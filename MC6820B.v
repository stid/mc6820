==> flow/design.v <==
`timescale 1us/1us
module IRQControl (clk, readp, deselect, nreset, isLocked);
    input   clk, readp, nreset, deselect;
    output  isLocked;
    reg     isLocked;
    reg     state;
    reg	    next_state;
    parameter NOT_READY = 1'b1, READY = 1'b0;
    always @ (posedge clk, negedge nreset) begin
        if (!nreset) begin
            state <= READY;
        end
        else begin
            state <= next_state;
        end
    end
    always @ (state, readp, deselect) begin
        case (state)
            READY:
                if (readp == 1)
                    next_state = NOT_READY;
                else
                    next_state = READY;
            NOT_READY:
                if (deselect)
                    next_state = READY;
                else
                    next_state = NOT_READY;
            default:
                next_state = READY;
        endcase
    end
    always @ (state, readp, deselect) begin
        case (state)
            READY:
                if (readp == 1)
                    isLocked = 1;
                else
                    isLocked = 0;
            NOT_READY:
                if (deselect)
                    isLocked = 0;
                else
                    isLocked = 1;
            default:
                isLocked = 0;
        endcase
    end
endmodule
`timescale 1us/1us
module MC6820B(
        input [ 7:0] DI,		     
        output reg [ 7:0] DO,    
        input [ 7:0] PAI,		     
        output reg [ 7:0] PAO,   
        input [ 7:0] PBI,        
        output reg [ 7:0] PBO,   
        input CA1,		           
        input CB1,		           
        input CA2I,		           
        output reg CA2O,         
        input CB2I,		           
        output reg CB2O,         
        input [ 2:0] CS,		     
        input [ 1:0] RS,		     
        input rw,				         
        input enable,                
        input nreset,			     
        output wire irqA,             
        output reg irqB              
    );
    reg [7:0] CRA = 8'b00000000;         
    reg [7:0] CRB = 8'b00000000;         
    reg [7:0] DDRA = 8'b00000000;        
    reg [7:0] DDRB = 8'b00000000;        
    reg [7:0] DIR = 8'b00000000;         
    wire isDeselected;                        
    wire PeriferialASelected;
    reg ISCA1 = 0;                       
    reg ISCA2 = 0;                       
    reg ORA;                             
    assign isDeselected = (CS[0] & CS[1]) ^ CS[2];
    assign PeriferialASelected = RS[1:0] == 2'b00 && CRA[2] == 1;
    wire aIsLocked;
    IRQControl IRQAControl(
                   .clk(enable),
                   .readp(PeriferialASelected && rw),
                   .deselect(!isDeselected),
                   .nreset(nreset),
                   .isLocked(aIsLocked)
               );
    assign irqA = !((CRA[0] && ISCA1) || (CRA[3] && ISCA2));
    always @(*) begin
        if (PeriferialASelected && rw) begin
            ISCA1 = 0;
        end
        else begin
            ISCA1 = (!(CA1 ^ CRA[1]) && !aIsLocked) || CRA[7];
        end
    end
    always @(*) begin
        if (PeriferialASelected && rw) begin
            ISCA2 = 0;
        end
        else begin
            ISCA2 = (!(CA2I ^ CRA[4]) && !aIsLocked) || CRA[6];
        end
    end
    always @(posedge enable, negedge nreset) begin: CRA7_BLOCK
        if (~nreset) begin
            CRA[7] <= 0;
        end
        else begin
            CRA[7] <= ISCA1;
        end
    end
    always @(posedge enable, negedge nreset) begin: CRA6_BLOCK
        if (~nreset) begin
            CRA[6] <= 0;
        end
        else begin
            CRA[6] <= ISCA2;
        end
    end
    always @(posedge enable) begin: DO_BLOCK
        if (!isDeselected) begin
            DO <= 0;  
        end else begin
            if (!rw) begin
                DO <= 0;  
            end
            else begin
                if (RS[1:0] == 2'b01) begin
                    DO <= CRA;
                end
                else if (PeriferialASelected) begin
                    DO <= PAI;
                end
                else if (RS[1:0] == 2'b00 && CRA[2] == 0) begin
                    DO <= DDRA;
                end
            end
        end
    end
    always @(negedge enable) begin: DIR_BLOCK
        if (~nreset) begin
            DIR <= 0;
        end
        else begin
            if (~rw) begin
                DIR <= DI;
            end
        end
    end
    always @(posedge enable, negedge nreset) begin: CRA50_BLOCK
        if (~nreset) begin
            CRA[5:0] <= 0;
        end
        else begin
            if (~rw && RS[1:0] == 2'b01) begin
                CRA[5:0] <= DIR[5:0];
            end
        end
    end
    always @(posedge enable) begin: PAO_BLOCK
        if (nreset) begin
            if (~rw && PeriferialASelected) begin
                PAO <= DIR;
            end
        end
    end
    always @(posedge enable, negedge nreset) begin: DDRA_BLOCK
        if (~nreset) begin
            DDRA <= 0;
        end
        else begin
            if (~rw && RS[1:0] == 2'b00 && CRA[2] == 0) begin
                DDRA <= DIR;
            end
        end
    end
endmodule
# Step by step through the tools: MC6820B
# The steps from the RTL of MC6820B to its reports follow in flow order.
# Lines are those of the file above, counted from 1.
design:
  design: "MC6820B"
  clock_port: "enable"
  library: "sky130hd"
  corner: "tt_025C_1v80"

# Elaborated design
# Yosys after proc, flatten, opt, wreduce and memory -nomap, before mapping. Memory bits, and registers merged into a memory's read port (data or address), are not among the register bits. Print and check cells are not counted. Equal cells are merged and count once.
bits:
  output_inout_bits: 28
  word_cells: 46
  reg_bits: 41
  input_bits: 36
op_classes:
  reduce_logical: 22
  muxes: 8
  equal: 1
  n_logic: 7
op_table:
  columns: ["op", "n"]
  rows:
  - ["8-bit 2-to-1 mux", 3]
  - ["1-bit logical AND", 11]
  - ["1-bit logical NOT", 4]
  - ["2-bit AND reduction", 2]
  - ["1-bit 2-to-1 mux", 4]
  - ["1-bit bitwise XOR", 3]
  - ["1-bit logical OR", 3]
  - ["1-bit inverter", 3]
  - ["3-bit nonzero test", 1]
  - ["2-bit by 1-bit == test with 1-bit output with constant B", 1]
  - ["2-bit logical NOT", 1]
  - ["1-bit parallel mux with 2-bit select", 1]
  - ["1-bit bitwise AND", 1]

# Longest topological paths
# Yosys ltp: most cells in a row. Word level: on the elaborated netlist, between registers, memories and ports. Mapped: between sequential cells and ports; inverters and the memories' decode and read muxes count.
depth:
  ltp_word: 12
  abc_area: 0
  mapped_depth: 6
  depth_no_buf: 4

# Synthesis result
# The flow's flattened synthesis, as Yosys stat reports it; memories are mapped. The netlist is that of the ABC_AREA named above (0 if unset); the other value can give another one.
by_type:
  columns: ["cell_type", "n", "type_area_um2"]
  rows:
  - ["sky130_fd_sc_hd__dfrtp_1", 17, 425.408]
  - ["sky130_fd_sc_hd__dfxtp_1", 16, 320.307]
  - ["sky130_fd_sc_hd__edfxtp_1", 8, 240.23]
  - ["sky130_fd_sc_hd__mux2_2", 14, 157.651]
  - ["sky130_fd_sc_hd__mux2i_1", 12, 120.115]
  - ["sky130_fd_sc_hd__buf_4", 12, 90.086]
  - ["sky130_fd_sc_hd__nor2b_1", 13, 81.328]
  - ["sky130_fd_sc_hd__a22oi_1", 8, 60.058]
  - ["sky130_fd_sc_hd__o21ai_0", 9, 45.043]
  - ["sky130_fd_sc_hd__a21oi_1", 5, 25.024]
  - ["sky130_fd_sc_hd__nor4_4", 1, 21.27]
  - ["sky130_fd_sc_hd__nor3b_4", 1, 18.768]
  - ["sky130_fd_sc_hd__xor2_1", 2, 17.517]
  - ["sky130_fd_sc_hd__buf_2", 3, 15.014]
  - ["sky130_fd_sc_hd__nand2_1", 4, 15.014]
  - ["sky130_fd_sc_hd__nor2_1", 4, 15.014]
  - ["sky130_fd_sc_hd__nor3b_1", 2, 15.014]
  - ["sky130_fd_sc_hd__and2_1", 2, 12.512]
# Not listed: further types 14, cells in them 15.
synth_totals:
  cells: 148
  flip_flops: 41
  seq_area_um2: 985.9
  mapped_area_um2: 1808.0
  buffers: 18
# The figures by module come from a second, unflattened synthesis with its own total; it is not the netlist above.
hier_totals:
  cells_unflattened: 152
  area_unflattened_um2: 1829.3
# Rows give one instance, submodules left out.
modules:
  columns: ["module", "instances", "area_um2", "mod_seq_area_um2", "n_cells"]
  rows:
  - ["MC6820B", 1, 1790.5, 960.9, 149]
  - ["IRQControl", 1, 38.8, 25.0, 3]

# 2 stored runs of MC6820B in the flow (synthesis by Yosys, layout by OpenROAD, sky130hd cells), in arbitrary order. Constraints: input delay and output delay 20% of the set period each, output load 0.01 pF.
# "achieved_period_ps" = clock period - worst setup slack. The figure is calculated, with input and output delays left at 20% of the set period.
# "worst_setup_path_time_ps" means the part of the period allowed to the worst setup path (the constraints hold back 20% at inputs and 20% at outputs) less its slack; where the path has registers, the arrival times of their clocks count too.
# "fin_power_uw": no workload was simulated; the value follows from the tool's default switching activity.
# "worst_setup_path_time_ps" is known to 10 ps.
runs:
  - name: "run A"
    settings:
      period_ns: 2.59
      CORE_UTILIZATION: 65
      SETUP_SLACK_MARGIN: 0.52
      PLACE_DENSITY: 0.78
      CORE_ASPECT_RATIO: 1.68
      CELL_PAD_IN_SITES_GLOBAL_PLACEMENT: 0
      CELL_PAD_IN_SITES_DETAIL_PLACEMENT: 2
      TNS_END_PERCENT: 25
      ABC_AREA: 0
      CTS_CLUSTER_SIZE: 35
      SLEW_MARGIN: 15
      MIN_ROUTING_LAYER: "met1"
      MAX_ROUTING_LAYER: "met4"
      CAP_MARGIN: 20
      CORE_MARGIN: 2
    outcome: "no final report: placement broke off with DPL-0033"
  - name: "run B"
    settings:
      period_ns: 2.72
      CORE_UTILIZATION: 34
      PLACE_DENSITY: 0.88
      HOLD_SLACK_MARGIN: 0.07
      TNS_END_PERCENT: 80
      ABC_AREA: 0
      GPL_ROUTABILITY_DRIVEN: 0
      CTS_CLUSTER_SIZE: 25
      CAP_MARGIN: 20
      CORE_MARGIN: 2
      SLEW_MARGIN: 20
    results:
      util_pct: 47.9
      fin_power_uw: 1395
      total_negative_slack_ps: 0
      die_um2: 5916.7
      hold_worst_slack_ps: 498
      stdcell_area_um2: 2448.6
      achieved_period_ps: 2578
      synthesis_area_um2: 1808.0
      worst_setup_path_time_ps: 1490
      worst_setup_path_type: "input port to output port"
      timing.setup.ws_ps: 142
